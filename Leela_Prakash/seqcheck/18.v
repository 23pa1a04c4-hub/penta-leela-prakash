==> flow/design.v <==
module seqcheck(clk,signal,reset,high);
input clk,signal,reset;
output reg high;
reg [2:0]clkcount;
reg [2:0]edgecount;
reg active;    
reg previous;
wire rising=(~previous)&signal;
always @(posedge clk or posedge reset)
begin
if(reset)
begin
previous<=0;
clkcount<=0;
edgecount<=0;  
active<=0;
high<=0;
end
else
begin
previous<=signal;
if(active)
begin
clkcount<=clkcount+1;  
if(rising)
begin
edgecount<=edgecount+1;
end
if(edgecount==3)  
begin
high<=1;
end
if(clkcount==5)  
begin
active<=0;
clkcount<=0;
edgecount<=0;
high<=1;
end
end
else
begin
if(rising)   
begin
active<=1;
clkcount<=1;
edgecount<=1;
high<=0;
end
end
end
end
endmodule
-- Reports on seqcheck
The steps from the RTL of seqcheck to its reports follow in flow order.
Line numbers count from 1 in the design file above.
Operators carry their Yosys type and port widths (W data, S select, Z words).
Library cell names are shortened.
A cell with n/a has no value.
- design top: seqcheck
- clock port: clk
- standard-cell library: sky130hd
- corner: tt_025C_1v80

-- Word level
Counts by Yosys on the flattened word-level netlist (proc, flatten, opt, wreduce; memories kept). Register bits leave out memories and registers merged into their read ports (data or address). Print and check cells are left out. Cells with the same type and inputs are merged into one.
- noted ROM bits: 0
- bits in latches: 0
- memory cells: 0
- noted word width x clocked read ports: 0
- elaborated cells at 29
- noted register bits: 9
- input bits: 3
- RAM bits: 0
- $mul: 0
- reductions and logical operators at 4
- noted multiplexer cells: 13
- noted div/mod/pow operators: 0
- add/subtract/negate cells: 2
- equality and inequality tests: 3
- noted shift operators: 0
- order comparisons at 0
- bitwise logic cells at 2
- operator list (cell ; number):
    $mux W3 ; 6
    $mux W1 ; 7
    $add A3 B1 Y3 const B ; 2
    $reduce_and A2 Y1 ; 2
    $reduce_bool A2 Y1 ; 2
    $ne A3 B1 Y1 const B ; 1
    $eq A3 B2 Y1 const B ; 1
    $eq A3 B3 Y1 const B ; 1
    $and A1 B1 Y1 ; 1
    $not A1 Y1 ; 1

-- Logic depth
Longest topological path by Yosys (ltp), each cell counted once; first at word level (registers and memories cut), then after technology mapping (sequential cells cut; the memories' decode and read muxes count).
- depth in word-level cells at 5
- ABC_AREA at 0
- depth in mapped cells at 4
- gate-level depth less buffers at 4

-- Synthesis result
The flow's flattened synthesis, as Yosys stat reports it; memories are mapped. The netlist is that of the ABC_AREA named above (0 if unset); the other value can give another one.
Totals and module areas in this step are rounded.
- cells by type (type ; number):
    dfrtp_1 ; 9
    ha_1 ; 2
    a21oi_1 ; 4
    nor2b_4 ; 1
    nor3b_2 ; 1
    mux2_2 ; 1
    nor2_1 ; 3
    a22o_2 ; 1
    mux2i_1 ; 1
    nor3_1 ; 2
    o21ai_0 ; 2
    nand4b_1 ; 1
    and3_2 ; 1
    inv_1 ; 2
    nand2_1 ; 2
    nand3b_1 ; 1
    nand2b_1 ; 1
    nand4_1 ; 1
    inv_2 ; 1
- mapped area at 414 µm²
- noted mapped flip-flops: 9
- noted area of sequential cells: 225 µm²
- noted cells in the netlist: 37

-- Timing after synthesis
Source: OpenSTA report_checks on the synthesized netlist (no wires, ideal clock, input and output delay 20% of the period each), path of least setup slack; recovery checks are left aside. Register names are those of the netlist, which keeps one name where synthesis merged equal registers.
- path type: reg-to-reg
- start point: register edgecount[0]
- end point: register edgecount[2]
- path buffers: 0
- data arrival time: 1.020 ns
- noted stages: 5
- clock period at 2.29 ns
- noted path delay: 1.103 ns
- noted setup slack: 1.187 ns
- required time: 2.207 ns
- noted setup time: 0.083 ns
- period reached after synthesis: 1.103 ns
"path delay" is the arrival time less input delay plus setup time.
"stages" counts driving pins, that of a launching flip-flop among them; a cell with two outputs on the path counts twice.
"period reached after synthesis" is the clock period less the worst setup slack; recovery checks do not enter. This is arithmetic on one report: input and output delays are still those of the set period (20% each).
Between the ends stands the longest chain of elaborated cells between them, by number of cells; it is not shown to be the way that was timed. Of several equally long chains one is given.
A line is the first line of the expression or statement that the cell stems from. Yosys adds cells for indexed reads and writes and turns some case tables into memories.
A register here has more assigning lines than the two given.
- cells stage by stage: dfrtp_1 > ha_1 > ha_1 > nand4b_1 > o21ai_0
- cells in the longest elaborated chain: 4
- noted elaborated cells between the ends (all ways): 4
- source lines of those cells: 4
- classes of those cells: add/sub: 1; mux: 3
- ends and longest elaborated chain, post-synthesis (what ; RTL line ; RTL):
    start, declared ; 5 ; reg [2:0]edgecount;
    start, assigned ; 15 ; edgecount<=0;
    start, assigned ; 27 ; edgecount<=edgecount+1;
    $add A3 B1 Y3 ; 27 ;
    $mux W3 ; 25 ; if(rising)
    $mux W3 ; 33 ; if(clkcount==5)
    $mux W3 ; 22 ; if(active)
    end, assigned ; 15 ;
    end, assigned ; 27 ;
    end, declared ; 5 ;

-- Worst path after layout
Path of least setup slack in the final report of run 2 (OpenROAD, finished layout, wires in). Where an end is a register, its clock arrival counts in the times.
- path type: reg-to-output
- start point: register high
- end point: output port high
- noted stages: 2
- noted setup slack: 0.32 ns
- data arrival time: 1.14 ns
- path buffers: 1
- clock period at 1.83 ns
- output delay at 0.37 ns
- required time: 1.46 ns
A register here has more assigning lines than the two given.
- cells stage by stage: dfrtp_1 > clkdlybuf4s50_1
- cells in the longest elaborated chain: 0
- noted elaborated cells between the ends (all ways): 0
- source lines of those cells: 0
- ends and longest elaborated chain, after layout (what ; RTL line ; RTL):
    start, declared ; 3 ; output reg high;
    start, assigned ; 17 ; high<=0;
    start, assigned ; 31 ; high<=1;
    end, declared ; 3 ;

Subject: flow runs of seqcheck

Hi,

Flow measurements of seqcheck on sky130hd: 2 stored runs with different settings, listed in no order. Input and output delays are each 20% of the period that was set; the output load is 0.01 pF.
"reached clock period" means the clock period less the worst setup slack. The figure is calculated, with input and output delays left at 20% of the set period.
"critical setup path time" = time allowed to the worst setup path (clock period - input delay - output delay, where it has them) - its slack; a late launch clock adds to it, a late capture clock takes from it.
"overall power": no workload was simulated; the value follows from the tool's default switching activity.
The results are shown rounded.

Run 1

==> flow/run.sh <==
#!/bin/bash
# the make line also repeats the synthesis and layout settings of config.mk as NAME=value (left out here)
make -C /OpenROAD-flow-scripts/flow DESIGN_CONFIG=/design/flow/config.mk WORK_HOME=/design/flow/orfs CLKGATE_MAP_FILE= finish
==> flow/config.mk <==
export PLATFORM = sky130hd
export DESIGN_NAME = seqcheck
export DESIGN_NICKNAME = seqcheck
export VERILOG_FILES = /design/flow/design.v
export SDC_FILE = /design/flow/constraint.sdc
export NUM_CORES = 4
export LEC_CHECK = 0
export ABC_AREA = 1
export CAP_MARGIN = 20
export CELL_PAD_IN_SITES_GLOBAL_PLACEMENT = 1
export CORE_MARGIN = 2
export CORE_UTILIZATION = 70
export CTS_CLUSTER_DIAMETER = 211
export CTS_CLUSTER_SIZE = 57
export PLACE_DENSITY_LB_ADDON = 0.22
export SLEW_MARGIN = 40
==> flow/constraint.sdc <==
create_clock -name core_clock -period 1.57 [get_ports {clk}]
set_input_delay 0.3140 -clock core_clock [delete_from_list [all_inputs] [get_ports {clk}]]
set_output_delay 0.3140 -clock core_clock [all_outputs]
set_load 0.01 [all_outputs]

Run 1: incomplete, floorplanning halted on PDN-0185.

Run 2

==> flow/run.sh <==
#!/bin/bash
# the make line also repeats the synthesis and layout settings of config.mk as NAME=value (left out here)
make -C /OpenROAD-flow-scripts/flow DESIGN_CONFIG=/design/flow/config.mk WORK_HOME=/design/flow/orfs CLKGATE_MAP_FILE= finish
==> flow/config.mk <==
export PLATFORM = sky130hd
export DESIGN_NAME = seqcheck
export DESIGN_NICKNAME = seqcheck
export VERILOG_FILES = /design/flow/design.v
export SDC_FILE = /design/flow/constraint.sdc
export NUM_CORES = 4
export LEC_CHECK = 0
export CAP_MARGIN = 20
export CORE_MARGIN = 2
export CORE_UTILIZATION = 40
export SLEW_MARGIN = 20
==> flow/constraint.sdc <==
create_clock -name core_clock -period 1.83 [get_ports {clk}]
set_input_delay 0.3660 -clock core_clock [delete_from_list [all_inputs] [get_ports {clk}]]
set_output_delay 0.3660 -clock core_clock [all_outputs]
set_load 0.01 [all_outputs]

Measured in run 2:
- worst slack on setup checks at 0.320 ns
- noted the reached clock period: 1.510 ns
- standard-cell area of the final layout: 479 µm²
- overall power: 692 uW
- noted the critical setup path time: 1.14 ns
- type of the worst setup path: reg-to-output
- noted the summed negative setup slack: 0.000 ns
- post-layout utilization: 0.505
- post-synthesis cell area at 414 µm²
- noted the overall die area: 1310 µm²

Regards
